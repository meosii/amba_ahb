==> flow/design.v <==
module arbiter(
    input wire HCLK,
    input wire HRESETn,
    input wire [2:0] HBUSREQ,
    input wire [2:0] HLOCK,
    input wire [31:0] HADDR,
    input wire [2:0] HSPLIT,
    input wire [1:0] HTRANS,
    input wire [2:0] HBURST,
    input wire [1:0] HRESP,
    input wire HREADY,
    output reg [1:0] HMASTER,
    output reg HMASTLOCK,
    output reg [2:0] HGRANT
);
parameter GRANT_M0 = 0;
parameter GRANT_M1 = 1;
parameter GRANT_M2 = 2;
parameter GRANT_DUMMY = 3;
parameter M0 = 2'b00;
parameter M1 = 2'b01;
parameter M2 = 2'b10;
parameter M_DUMMY = 2'b11;
reg [1:0] grant;
reg [1:0] next_grant;
reg [2:0] queue_0; 
reg [2:0] next_queue_0;
reg [6:0] count;
reg finish_0;  
reg [2:0] mastlock_0;
reg [2:0] mastlock_1;
reg mastlock;
reg lock;
always @(posedge HCLK or negedge HRESETn) begin
    if (!HRESETn) begin
        queue_0 <= 3'b111;
        next_queue_0 <= 3'b111;
    end else begin
        queue_0 <= next_queue_0;
    end
end
always @* begin
    if (HSPLIT != 0) begin
        next_queue_0 <= HSPLIT | queue_0;
    end else begin
        next_queue_0 <= next_queue_0;
    end
    case(grant)
        GRANT_M0: begin
            if (HRESP == 2'b11) begin
                next_queue_0[0] <= 1'b0;
            end else begin
                next_queue_0[0] <= next_queue_0[0];
            end
        end
        GRANT_M1: begin
            if (HRESP == 2'b11) begin
                next_queue_0[1] <= 1'b0;
            end else begin
                next_queue_0[1] <= next_queue_0[1];
            end
        end
        GRANT_M2: begin
            if (HRESP == 2'b11) begin
                next_queue_0[2] <= 1'b0;
            end else begin
                next_queue_0[2] <= next_queue_0[2];
            end
        end
        default: next_queue_0 <= next_queue_0;
    endcase
end
always @(posedge HCLK or negedge HRESETn) begin
    if (!HRESETn) begin
        grant <= GRANT_DUMMY;
    end else begin
        grant <= next_grant;
    end
end
always @* begin
    case(grant)
    GRANT_M0: begin
        if ((HRESP == 2'b00) | (HRESP == 2'b01)) begin
            if (!finish_0 && lock) begin
                next_grant <= GRANT_M0;
            end else begin
                if (next_queue_0[1] && HBUSREQ[1]) begin
                    next_grant <= GRANT_M1;
                end else if (next_queue_0[2] && HBUSREQ[2]) begin
                    next_grant <= GRANT_M2;
                end else begin
                    next_grant <= GRANT_M0;
                end
            end
        end else if (HRESP == 2'b11) begin
            if (next_queue_0[1] && HBUSREQ[1]) begin
                next_grant <= GRANT_M1;
            end else if (next_queue_0[2] && HBUSREQ[2]) begin
                next_grant <= GRANT_M2;
            end else begin
                next_grant <= GRANT_DUMMY;
            end
        end else begin  
            next_grant <= GRANT_M0;
        end
    end
    GRANT_M1: begin
        if ((HRESP == 2'b00) | (HRESP == 2'b01)) begin
            if (!finish_0 && lock) begin
                next_grant <= GRANT_M1;
            end else begin
                if (next_queue_0[2] && HBUSREQ[2]) begin
                    next_grant <= GRANT_M2;
                end else if (next_queue_0[0] && HBUSREQ[0]) begin
                    next_grant <= GRANT_M0;
                end else begin
                    next_grant <= GRANT_M1;
                end
            end
        end else if (HRESP == 2'b11) begin
            if (next_queue_0[2] && HBUSREQ[2]) begin
                next_grant <= GRANT_M2;
            end else if (next_queue_0[0] && HBUSREQ[0]) begin
                next_grant <= GRANT_M0;
            end else begin
                next_grant <= GRANT_DUMMY;
            end
        end else begin
            next_grant <= GRANT_M1;
        end
    end
    GRANT_M2: begin
        if ((HRESP == 2'b00) | (HRESP == 2'b01)) begin
            if (!finish_0 && lock) begin
                next_grant <= GRANT_M2;
            end else begin
                if (next_queue_0[0] && HBUSREQ[0]) begin
                    next_grant <= GRANT_M0;
                end else if (next_queue_0[1] && HBUSREQ[1]) begin
                    next_grant <= GRANT_M1;
                end else begin
                    next_grant <= GRANT_M2;
                end
            end
        end else if (HRESP == 2'b11) begin
            if (next_queue_0[0] && HBUSREQ[0]) begin
                next_grant <= GRANT_M0;
            end else if (next_queue_0[1] && HBUSREQ[1]) begin
                next_grant <= GRANT_M1;
            end else begin
                next_grant <= GRANT_DUMMY;
            end
        end else begin
            next_grant <= GRANT_M2;
        end
    end
    default: begin
        if (next_queue_0[0] && HBUSREQ[0]) begin
            next_grant <= GRANT_M0;
        end else if (next_queue_0[1] && HBUSREQ[1]) begin
            next_grant <= GRANT_M1;
        end else if (next_queue_0[2] && HBUSREQ[2]) begin
            next_grant <= GRANT_M2;
        end else begin
            next_grant <= GRANT_DUMMY;
        end
    end
    endcase
end
always @(posedge HCLK or negedge HRESETn) begin
    if (!HRESETn) begin
        mastlock_0 <= 3'b000;
    end else begin
        if (HBUSREQ[0] && HLOCK[0]) begin
            mastlock_0[0] <= 1;
        end else begin
            mastlock_0[0] <= 0;
        end
        if (HBUSREQ[1] && HLOCK[1]) begin
            mastlock_0[1] <= 1;
        end else begin
            mastlock_0[1] <= 0;
        end
        if (HBUSREQ[2] && HLOCK[2]) begin
            mastlock_0[2] <= 1;
        end else begin
            mastlock_0[2] <= 0;
        end
    end
end
always @(posedge HCLK or negedge HRESETn) begin
    if (!HRESETn) begin
        mastlock_1 <= 3'b000;
    end else begin
        case(grant)
            GRANT_M0: begin
                if (mastlock_0[0]) begin
                    mastlock_1[0] <= 1;
                end else begin
                    mastlock_1[0] <= 0;
                end
                mastlock_1[2:1] <= 2'b00;
            end
            GRANT_M1: begin
                if (mastlock_0[1]) begin
                    mastlock_1[1] <= 1;
                end else begin
                    mastlock_1[1] <= 0;
                end
                mastlock_1[2] <= 0;
                mastlock_1[0] <= 0;
            end
            GRANT_M2: begin
                if (mastlock_0[2]) begin
                    mastlock_1[2] <= 1;
                end else begin
                    mastlock_1[2] <= 0;
                end
                mastlock_1[1:0] <= 2'b00;
            end
            default: mastlock_1 <= 3'b000;
        endcase
    end
end
always @(posedge HCLK or negedge HRESETn) begin
    if (!HRESETn) begin
        mastlock <= 0;
    end else begin
        if (mastlock_1 != 3'b000) begin
            mastlock <= 1;
        end else if (count == 0) begin
            mastlock <= 0;
        end else begin
            mastlock <= mastlock;
        end
    end
end
always @* begin
    HMASTLOCK <= mastlock_1[0] || mastlock_1[1] || mastlock_1[2];
    lock <= mastlock || HMASTLOCK || ((grant == GRANT_M0) && mastlock_0[0]) || ((grant == GRANT_M1) && mastlock_0[1]) || ((grant == GRANT_M2) && mastlock_0[2]);
end
always @* begin
    case (grant)
        GRANT_M0: HGRANT <= 3'b001;
        GRANT_M1: HGRANT <= 3'b010;
        GRANT_M2: HGRANT <= 3'b100;
        default: HGRANT <= 3'b000;
    endcase
end
always @(posedge HCLK or negedge HRESETn) begin
    if (!HRESETn) begin
        HMASTER <= 2'b00;
    end else begin
        if (HREADY) begin
            case (grant)
                GRANT_M0: HMASTER <= M0;
                GRANT_M1: HMASTER <= M1;
                GRANT_M2: HMASTER <= M2; 
                default: HMASTER <= M_DUMMY;
            endcase
        end else begin
            HMASTER <= HMASTER;
        end
    end
end
always @(posedge HCLK or negedge HRESETn) begin
    if (!HRESETn) begin
        count <= 0;
        finish_0 <= 0;
    end else begin
        if (HTRANS == 2'b10) begin
            case (HBURST)
                3'b000: count <= 0;
                3'b001: count <= 20;
                3'b010: count <= 3;
                3'b011: count <= 3;
                3'b100: count <= 7;
                3'b101: count <= 7;
                3'b110: count <= 15;
                3'b111: count <= 15;
                default: count <= 0; 
            endcase
        end else if (HTRANS == 2'b11) begin
            if (HREADY) begin
                if (count == 1) begin
                    finish_0 <= 1;
                end else begin
                    finish_0 <= 0;
                end
                if (count != 0) begin
                    count <= count - 1;
                end else begin
                    count <= 0;
                end
            end else begin
                if (HRESP == 2'b11) begin
                    count <= 0;
                end else if (HRESP == 2'b10) begin
                    count <= 0;  
                end else begin  
                    count <= count;
                end
            end
        end else if (HTRANS == 2'b00) begin
            count <= 0;
        end else begin  
            count <= count;
        end
    end
end
endmodule
# [Step by step through the tools: arbiter]
# What the tools print for arbiter, step after step.
# Line numbers count from 1 in the design file above.
# Operators: Yosys type, input widths -> output width; for muxes data width and select width s.
# Cell names lack the library's common part.
# Not given: n/a
[inputs] top_module="arbiter" clock_port="HCLK" library="sky130hd" pvt_corner="tt_025C_1v80"

# [Word level]
# Source: Yosys, flattened and elaborated, memories not mapped. Widths are those after wreduce. Registers that Yosys merges into a memory's read port (data or address) are not register bits. Print and check cells do not count. Equal cells are merged and count once.
# Yosys's memory passes give these memory sizes; they may raise the number of words (mostly to a power of two), join words into wider ones and drop unused or constant bits.
[classes] addsub=1 equal=9 mux=44 bitwise=2 reduce_logical=24
[ops] cell="$mux 7" count=7
[ops] cell="$mux 2" count=20
[ops] cell="$mux 1" count=14
[ops] cell="$pmux 2 s3" count=2
[ops] cell="$eq 2x2->1 const B" count=5
[ops] cell="$pmux 3 s3" count=1
[ops] cell="$logic_and 1x1->1" count=7
[ops] cell="$sub 7x1->7 const B" count=1
[ops] cell="$eq 7x1->1 const B" count=1
[ops] cell="$logic_not 7->1" count=1
[ops] cell="$reduce_bool 7->1" count=1
[ops] cell="$logic_or 1x1->1" count=6
[ops] cell="$logic_not 2->1" count=3
[ops] cell="$reduce_bool 3->1" count=2
[ops] cell="$ne 5x3->1 const B" count=1
[ops] cell="$eq 2x1->1 const B" count=2
[ops] cell="$reduce_and 3->1" count=1
[ops] cell="$reduce_and 2->1" count=1
[ops] cell="$reduce_bool 2->1" count=1
[ops] cell="$or 1x1->1" count=1
[ops] cell="$not 1->1" count=1
[ops] cell="$logic_not 1->1" count=1
[word_totals] register_bits=19 romBits=40 mem_count=1 elab_cells=88
[mem_list] memory="(name not given)" words=8 width=5 rd=1 write_ports=0 line=272 rtl="case (HBURST)"

# [Logic depth]
# Yosys ltp: most cells in a row. Word level: on the elaborated netlist, between registers, memories and ports. Mapped: between sequential cells and ports; inverters and the memories' decode and read muxes count.
[logic_depth] ltp_word=10 abc_area=1 depth_mapped=10 mapped_depth_nobuf=10

# [Netlist]
# The flow's flattened synthesis, as Yosys stat reports it; memories are mapped. The netlist is that of the ABC_AREA named above (0 if unset); the other value can give another one.
[synth_totals] mapped_cells=151 yosys_area_um2=1164.9 sequential_area_um2=526.8 ff_cells=21
[by_type] type="dfrtp_1" count=20 area_total_um2=500.48
[by_type] type="nand2_1" count=40 area_total_um2=150.144
[by_type] type="inv_1" count=25 area_total_um2=93.84
[by_type] type="nand3_1" count=13 area_total_um2=65.062
[by_type] type="nor2_1" count=12 area_total_um2=45.043
[by_type] type="o21ai_0" count=8 area_total_um2=40.038
[by_type] type="nand2_4" count=3 area_total_um2=33.782
[by_type] type="o211ai_1" count=4 area_total_um2=30.029
[by_type] type="dfstp_2" count=1 area_total_um2=26.275
[by_type] type="ha_1" count=2 area_total_um2=25.024
[by_type] type="nand2_2" count=3 area_total_um2=18.768
[by_type] type="xnor2_1" count=2 area_total_um2=17.517
[by_type] type="xor2_1" count=2 area_total_um2=17.517
[by_type] type="nor3_1" count=3 area_total_um2=15.014
[by_type] type="a21oi_1" count=2 area_total_um2=10.01
[by_type] type="nor3_2" count=1 area_total_um2=10.01
[by_type] type="dlygate4sd1_1" count=1 area_total_um2=8.758
[by_type] type="o21ai_2" count=1 area_total_um2=8.758
# Not listed: further types 7, cells in them 8.

# [Path before layout]
# Path of least setup slack by OpenSTA after synthesis, without wires, with an ideal clock, recovery checks aside; 20% of the period is set as input and as output delay. Where synthesis merged equal registers, the netlist keeps one of their names.
[synth_path] path_kind="flip-flop to flip-flop" from="register count[0]" to="register count[4]" tclk_ns=1.46 setup_ns=0.142 t_first_pin_ns=0.000 t_arrival_ns=1.143 required_time_ns=1.318 path_slack_ns=0.175 path_delay_ns=1.285 path_stages=6 n_path_buf=0 period_less_setup_slack_ns=1.285
# "path_delay_ns" = arrival - input delay + setup time.
# "path_stages": output pins that drive a net of the path, with the launching flip-flop's if there is one; two outputs of one cell count as two.
# "period_less_setup_slack_ns" = period - worst setup slack (recovery checks aside). The figure is calculated, with input and output delays left at 20% of the set period.
# Between the ends stands the longest chain of elaborated cells between them, by number of cells; it is not shown to be the way that was timed. Of several equally long chains one is given.
# A line is the first line of the expression or statement that the cell stems from. Yosys adds cells for indexed reads and writes and turns some case tables into memories.
# At most two assigning lines are given for a register; there are more.
[synth_via] path_cell_list="dfrtp_1 inv_1 ha_1 nand3_1 o21ai_2 o221ai_1" elab_chain_cells=5 cells_between=6 classes_between="add/sub (1); mux (4); reduce/logical (1)"
[synth_lines] element="from (decl)" line=28 rtl="reg [6:0] count;"
[synth_lines] element="from (assign)" line=291 rtl="count <= count - 1;"
[synth_lines] element="from (assign)" line=301 rtl="count <= count;"
[synth_lines] element="$sub 7x1->7" line=291
[synth_lines] element="$mux 7" line=290 rtl="if (count != 0) begin"
[synth_lines] element="$mux 7" line=284 rtl="if (HREADY) begin"
[synth_lines] element="$mux 7" line=283 rtl="end else if (HTRANS == 2'b11) begin"
[synth_lines] element="$mux 7" line=271 rtl="if (HTRANS == 2'b10) begin"
[synth_lines] element="to (assign)" line=291
[synth_lines] element="to (assign)" line=301
[synth_lines] element="to (decl)" line=28

Subject: flow runs of arbiter

Hi,

module arbiter, platform sky130hd, 2 stored runs of the flow under differing settings, order arbitrary. Input and output delays are each 20% of the period that was set; the output load is 0.01 pF.
[run 1] settings: period_ns=1.41, CORE_UTILIZATION=69, PLACE_DENSITY_LB_ADDON=0.08, CORE_ASPECT_RATIO=0.86, CORE_MARGIN=3, CELL_PAD_IN_SITES_DETAIL_PLACEMENT=2, ABC_AREA=1, GPL_ROUTABILITY_DRIVEN=1, CTS_CLUSTER_DIAMETER=229, CAP_MARGIN=10, SLEW_MARGIN=30
[run 1] result: did not finish, placement stopped with DPL-0033
[run 2] settings: period_ns=2.23, CORE_UTILIZATION=52, SETUP_SLACK_MARGIN=0.13, PLACE_DENSITY_LB_ADDON=0.02, CORE_MARGIN=10, CELL_PAD_IN_SITES_GLOBAL_PLACEMENT=2, ABC_AREA=0, CTS_CLUSTER_DIAMETER=321, CAP_MARGIN=20, SLEW_MARGIN=20
[run 2] result: did not finish, placement stopped with FLW-0024

Regards
